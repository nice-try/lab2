==> flow/design.v <==
module inputconditioner
(
input 	    clk,             
input	    noisysignal,     
output reg  conditioned,     
output reg  positiveedge,    
output reg  negativeedge     
);
    parameter counterwidth = 3;  
    parameter waittime = 3;      
    reg[counterwidth-1:0] counter = 0;
    reg synchronizer0 = 0;
    reg synchronizer1 = 0;
    reg prevconditioned = 0;
    always @(posedge clk ) begin
        positiveedge=0;
        negativeedge=0;
        if(conditioned == synchronizer1)
            counter <= 0;
        else begin
            if( counter == waittime) begin
                counter <= 0;
                conditioned <= synchronizer1;
            end
            else 
                counter <= counter+1;
        end
        if(prevconditioned == 1 & conditioned == 0) begin
            negativeedge = 1;
        end
        if(prevconditioned == 0 & conditioned == 1) begin
            positiveedge = 1;
        end
        synchronizer0 <= noisysignal;
        synchronizer1 <= synchronizer0;
        prevconditioned <= conditioned;
    end
endmodule
module shiftregister
#(parameter width = 8)
(
input               clk,                 
input               peripheralClkEdge,   
input               parallelLoad,        
input  [width-1:0]  parallelDataIn,      
input               serialDataIn,        
output [width-1:0]  parallelDataOut,     
output              serialDataOut        
);
    reg [width-1:0]      shiftregistermem;
    assign parallelDataOut = shiftregistermem;
    assign serialDataOut = shiftregistermem[width-1];
    always @(posedge clk) begin
        if (parallelLoad) begin
            shiftregistermem <= parallelDataIn;
        end
        else if (peripheralClkEdge) begin
            shiftregistermem = {shiftregistermem[width-2:0], serialDataIn};
        end
    end
endmodule
module midpoint
#(parameter width = 8)
(
input              clk,
input              parallelLoad,
input [width-1:0]  parallelDataIn,
input              serialDataIn,
input              peripheralClkEdge,
output [width-1:0] parallelDataOut,
output             serialDataOut
);
  inputconditioner parallelLoadConditioner(clk, parallelLoad, cleanParallelLoad, posedgeParallelLoad, negedgeParallelLoad);
  inputconditioner serialDataInConditioner(clk, serialDataIn, cleanSerialDataIn, posedgeSerialDataIn, negedgeSerialDataIn);
  inputconditioner peripheralClkEdgeConditioner(clk, peripheralClkEdge, cleanPeripheralClkEdge, posedgePeripheralClkEdge, negedgePeripheralClkEdge);
  shiftregister #(8) register(.clk(clk),
                              .peripheralClkEdge(posedgePeripheralClkEdge),
                              .parallelLoad(negedgeParallelLoad),
                              .parallelDataIn(parallelDataIn),
                              .serialDataIn(cleanSerialDataIn),
                              .parallelDataOut(parallelDataOut),
                              .serialDataOut(serialDataOut));
endmodule
Tool chain data of midpoint --
The steps from the RTL of midpoint to its reports follow in flow order. Line numbers count from 1 in the design file above. Operators carry their Yosys type and port widths (W data, S select, Z words). Library cell names are shortened. The mark n/a stands for no value.
Design: top module midpoint, clock input clk, standard-cell library sky130hd, library corner tt_025C_1v80

Word-level counts --
Counts by Yosys on the flattened word-level netlist (proc, flatten, opt, wreduce; memories kept). Register bits leave out memories and registers merged into their read ports (data or address). Print and check cells are left out. Cells with the same type and inputs are merged into one.
Word-level totals: bits in registers 30, input bits 12, elaborated cells 44
Cells by class: $add $sub $neg 3, equality and inequality tests 6, mux-type cells 4, bitwise logic cells 7, reductions and logical operators 7
Operators by type and width (number):
- $mux W8 | 2
- $add A3 B1 Y3 const B | 3
- $eq A3 B2 Y1 const B | 3
- $reduce_and A2 Y1 | 3
- $reduce_or A2 Y1 | 3
- $not A1 Y1 | 5
- $eq A1 B1 Y1 | 3
- $and A1 B1 Y1 | 2
- $reduce_bool A2 Y1 | 1
- $mux W1 | 2

Longest topological paths --
Longest topological path by Yosys (ltp), each cell counted once; first at word level (registers and memories cut), then after technology mapping (sequential cells cut; the memories' decode and read muxes count).
Logic depth: word-level depth 3, ABC_AREA 0, mapped depth 3, gate-level depth less buffers 3

Synthesis result --
The flow's flattened synthesis, as Yosys stat reports it; memories are mapped. The netlist is that of the ABC_AREA named above (0 if unset); the other value can give another one.
Cells by type:
- dfxtp_1 | number 19, area in all 380.365 um^2
- edfxtp_1 | number 11, area in all 330.317 um^2
- mux2_4 | number 8, area in all 120.115 um^2
- ha_1 | number 6, area in all 75.072 um^2
- nor3b_2 | number 3, area in all 37.536 um^2
- xnor2_2 | number 2, area in all 32.531 um^2
- nor3_1 | number 6, area in all 30.029 um^2
- nor2b_1 | number 4, area in all 25.024 um^2
- buf_6 | number 1, area in all 11.261 um^2
- inv_1 | number 3, area in all 11.261 um^2
- xnor2_1 | number 1, area in all 8.758 um^2
- and2b_1 | number 1, area in all 7.507 um^2
- buf_4 | number 1, area in all 7.507 um^2
- or2_1 | number 1, area in all 6.256 um^2
Synthesis totals: cell count 67, chip area (Yosys) 1083.5 um^2, flip-flops 30, buffer cells 2
By module: a second synthesis without flattening, with its own total; a netlist apart from the flattened one above.
Second synthesis, totals: cell total of the unflattened synthesis 76, area total of the unflattened synthesis 1218.7 um^2
Each row is one instance without its submodules.
By module:
- inputconditioner | instances 3, cells 19, area 277.8 um^2, sequential area 190.2 um^2
- shiftregister #(width=8) | instances 1, cells 19, area 385.4 um^2, sequential area 240.2 um^2
- midpoint | instances 1, cells 0, area 0.0 um^2, sequential area 0.0 um^2

Timing after synthesis --
Path of least setup slack by OpenSTA after synthesis, without wires, with an ideal clock, recovery checks aside; 20% of the period is set as input and as output delay. Where synthesis merged equal registers, the netlist keeps one of their names.
Timing post-synthesis: path kind register -> register, start register peripheralClkEdgeConditioner.counter[0], end register peripheralClkEdgeConditioner.conditioned, period 1.44 ns, setup time 0.300 ns, launch time at the first pin 0.000 ns, arrival time 0.784 ns, path slack 0.357 ns, path delay 1.084 ns, stages 4, synthesis period reached 1.083 ns
"path delay" = arrival - input delay + setup time. "stages": output pins that drive a net of the path, with the launching flip-flop's if there is one; two outputs of one cell count as two. "synthesis period reached" = period - worst setup slack (recovery checks aside). The figure is calculated, with input and output delays left at 20% of the set period. Between the ends stands the longest chain of elaborated cells between them, by number of cells; it is not shown to be the way that was timed. Of several equally long chains one is given. Each line given opens the expression or statement behind the cell; cells for indexed reads and writes are added by Yosys, which also makes memories of some case tables. At most two assigning lines are given for a register; there are more.
On the way, post-synthesis: cell sequence dfxtp_1 > ha_1 > ha_1 > nor2b_1, cells in the longest elaborated chain 2
Ends and longest elaborated chain, post-synthesis:
- start, declared | RTL line 11 | reg[counterwidth-1:0] counter = 0;
- start, assigned | RTL line 19 | counter <= 0;
- start, assigned | RTL line 26 | counter <= counter+1;
- $eq A3 B2 Y1 | RTL line 21 | if( counter == waittime) begin
- $reduce_and A2 Y1
- end, assigned | RTL line 23 | conditioned <= synchronizer1;
- end, declared | RTL line 5 | output reg  conditioned,

Path in the finished layout --
From the final timing report of job 2: the path of least setup slack in the routed layout; clock arrival at registers is part of the times.
Timing post-layout: path kind register -> register, start register peripheralClkEdgeConditioner.counter[0], end register peripheralClkEdgeConditioner.conditioned, period 0.845 ns, setup time 0.28 ns, launch time at the first pin 0.27 ns, arrival time 1.02 ns, path slack -0.19 ns, stages 4
Between the ends stands the longest chain of elaborated cells between them, by number of cells; it is not shown to be the way that was timed. Of several equally long chains one is given. At most two assigning lines are given for a register; there are more.
On the way, post-layout: cell sequence dfxtp_2 > ha_4 > ha_4 > nor2b_4, cells in the longest elaborated chain 2
Ends and longest elaborated chain, post-layout:
- start, declared | RTL line 11 | reg[counterwidth-1:0] counter = 0;
- start, assigned | RTL line 19 | counter <= 0;
- start, assigned | RTL line 26 | counter <= counter+1;
- $eq A3 B2 Y1 | RTL line 21 | if( counter == waittime) begin
- $reduce_and A2 Y1
- end, assigned | RTL line 23 | conditioned <= synchronizer1;
- end, declared | RTL line 5 | output reg  conditioned,

Below are 2 stored runs of the flow (Yosys, OpenROAD; platform sky130hd) on midpoint, each with its settings and what was measured, unordered. Constraints: input delay and output delay 20% of the set period each, output load 0.01 pF.
"clock period reached" = clock period - worst setup slack. The figure is calculated, with input and output delays left at 20% of the set period.
"time of the worst setup path" = time allowed to the worst setup path (clock period - input delay - output delay, where it has them) - its slack; a late launch clock adds to it, a late capture clock takes from it.

[job 1] flow files
==> flow/run.sh <==
#!/bin/bash
# the make line also repeats the synthesis and layout settings of config.mk as NAME=value (left out here)
make -C /OpenROAD-flow-scripts/flow DESIGN_CONFIG=/design/flow/config.mk WORK_HOME=/design/flow/orfs CLKGATE_MAP_FILE= finish
==> flow/config.mk <==
export PLATFORM = sky130hd
export DESIGN_NAME = midpoint
export DESIGN_NICKNAME = midpoint
export VERILOG_FILES = /design/flow/design.v
export SDC_FILE = /design/flow/constraint.sdc
export NUM_CORES = 4
export LEC_CHECK = 0
export ABC_AREA = 1
export CAP_MARGIN = 20
export CELL_PAD_IN_SITES_DETAIL_PLACEMENT = 0
export CELL_PAD_IN_SITES_GLOBAL_PLACEMENT = 3
export CORE_MARGIN = 9
export CORE_UTILIZATION = 46
export CTS_CLUSTER_SIZE = 38
export MIN_ROUTING_LAYER = met2
export PLACE_DENSITY_LB_ADDON = 0.07
export SLEW_MARGIN = 5
==> flow/constraint.sdc <==
create_clock -name core_clock -period 1.61 [get_ports {clk}]
set_input_delay 0.3220 -clock core_clock [delete_from_list [all_inputs] [get_ports {clk}]]
set_output_delay 0.3220 -clock core_clock [all_outputs]
set_load 0.01 [all_outputs]

[job 1] result: not finished: placement ended with error FLW-0024

[job 2] flow files
==> flow/run.sh <==
#!/bin/bash
# the make line also repeats the synthesis and layout settings of config.mk as NAME=value (left out here)
make -C /OpenROAD-flow-scripts/flow DESIGN_CONFIG=/design/flow/config.mk WORK_HOME=/design/flow/orfs CLKGATE_MAP_FILE= finish
==> flow/config.mk <==
export PLATFORM = sky130hd
export DESIGN_NAME = midpoint
export DESIGN_NICKNAME = midpoint
export VERILOG_FILES = /design/flow/design.v
export SDC_FILE = /design/flow/constraint.sdc
export NUM_CORES = 4
export LEC_CHECK = 0
export CAP_MARGIN = 35
export CELL_PAD_IN_SITES_DETAIL_PLACEMENT = 2
export CORE_ASPECT_RATIO = 1.09
export CORE_MARGIN = 4
export CORE_UTILIZATION = 26
export GPL_ROUTABILITY_DRIVEN = 1
export GPL_TIMING_DRIVEN = 1
export MAX_ROUTING_LAYER = met4
export MIN_ROUTING_LAYER = met1
export PLACE_DENSITY_LB_ADDON = 0.24
export SETUP_SLACK_MARGIN = 0.03
export SLEW_MARGIN = 20
export TNS_END_PERCENT = 45
==> flow/constraint.sdc <==
create_clock -name core_clock -period 0.845 [get_ports {clk}]
set_input_delay 0.1690 -clock core_clock [delete_from_list [all_inputs] [get_ports {clk}]]
set_output_delay 0.1690 -clock core_clock [all_outputs]
set_load 0.01 [all_outputs]

[job 2] result: worst hold slack in the final report 0.328 ns; post-synthesis cell area 1,083.5 um^2; clock period reached 1.038 ns; final setup TNS -6.084 ns; die area 5,265.6 um^2; post-layout utilization 42.6%; setup slack of the critical path -0.193 ns; standard-cell area after layout 1,715.4 um^2; time of the worst setup path 1.04 ns; class of the worst setup path register -> register
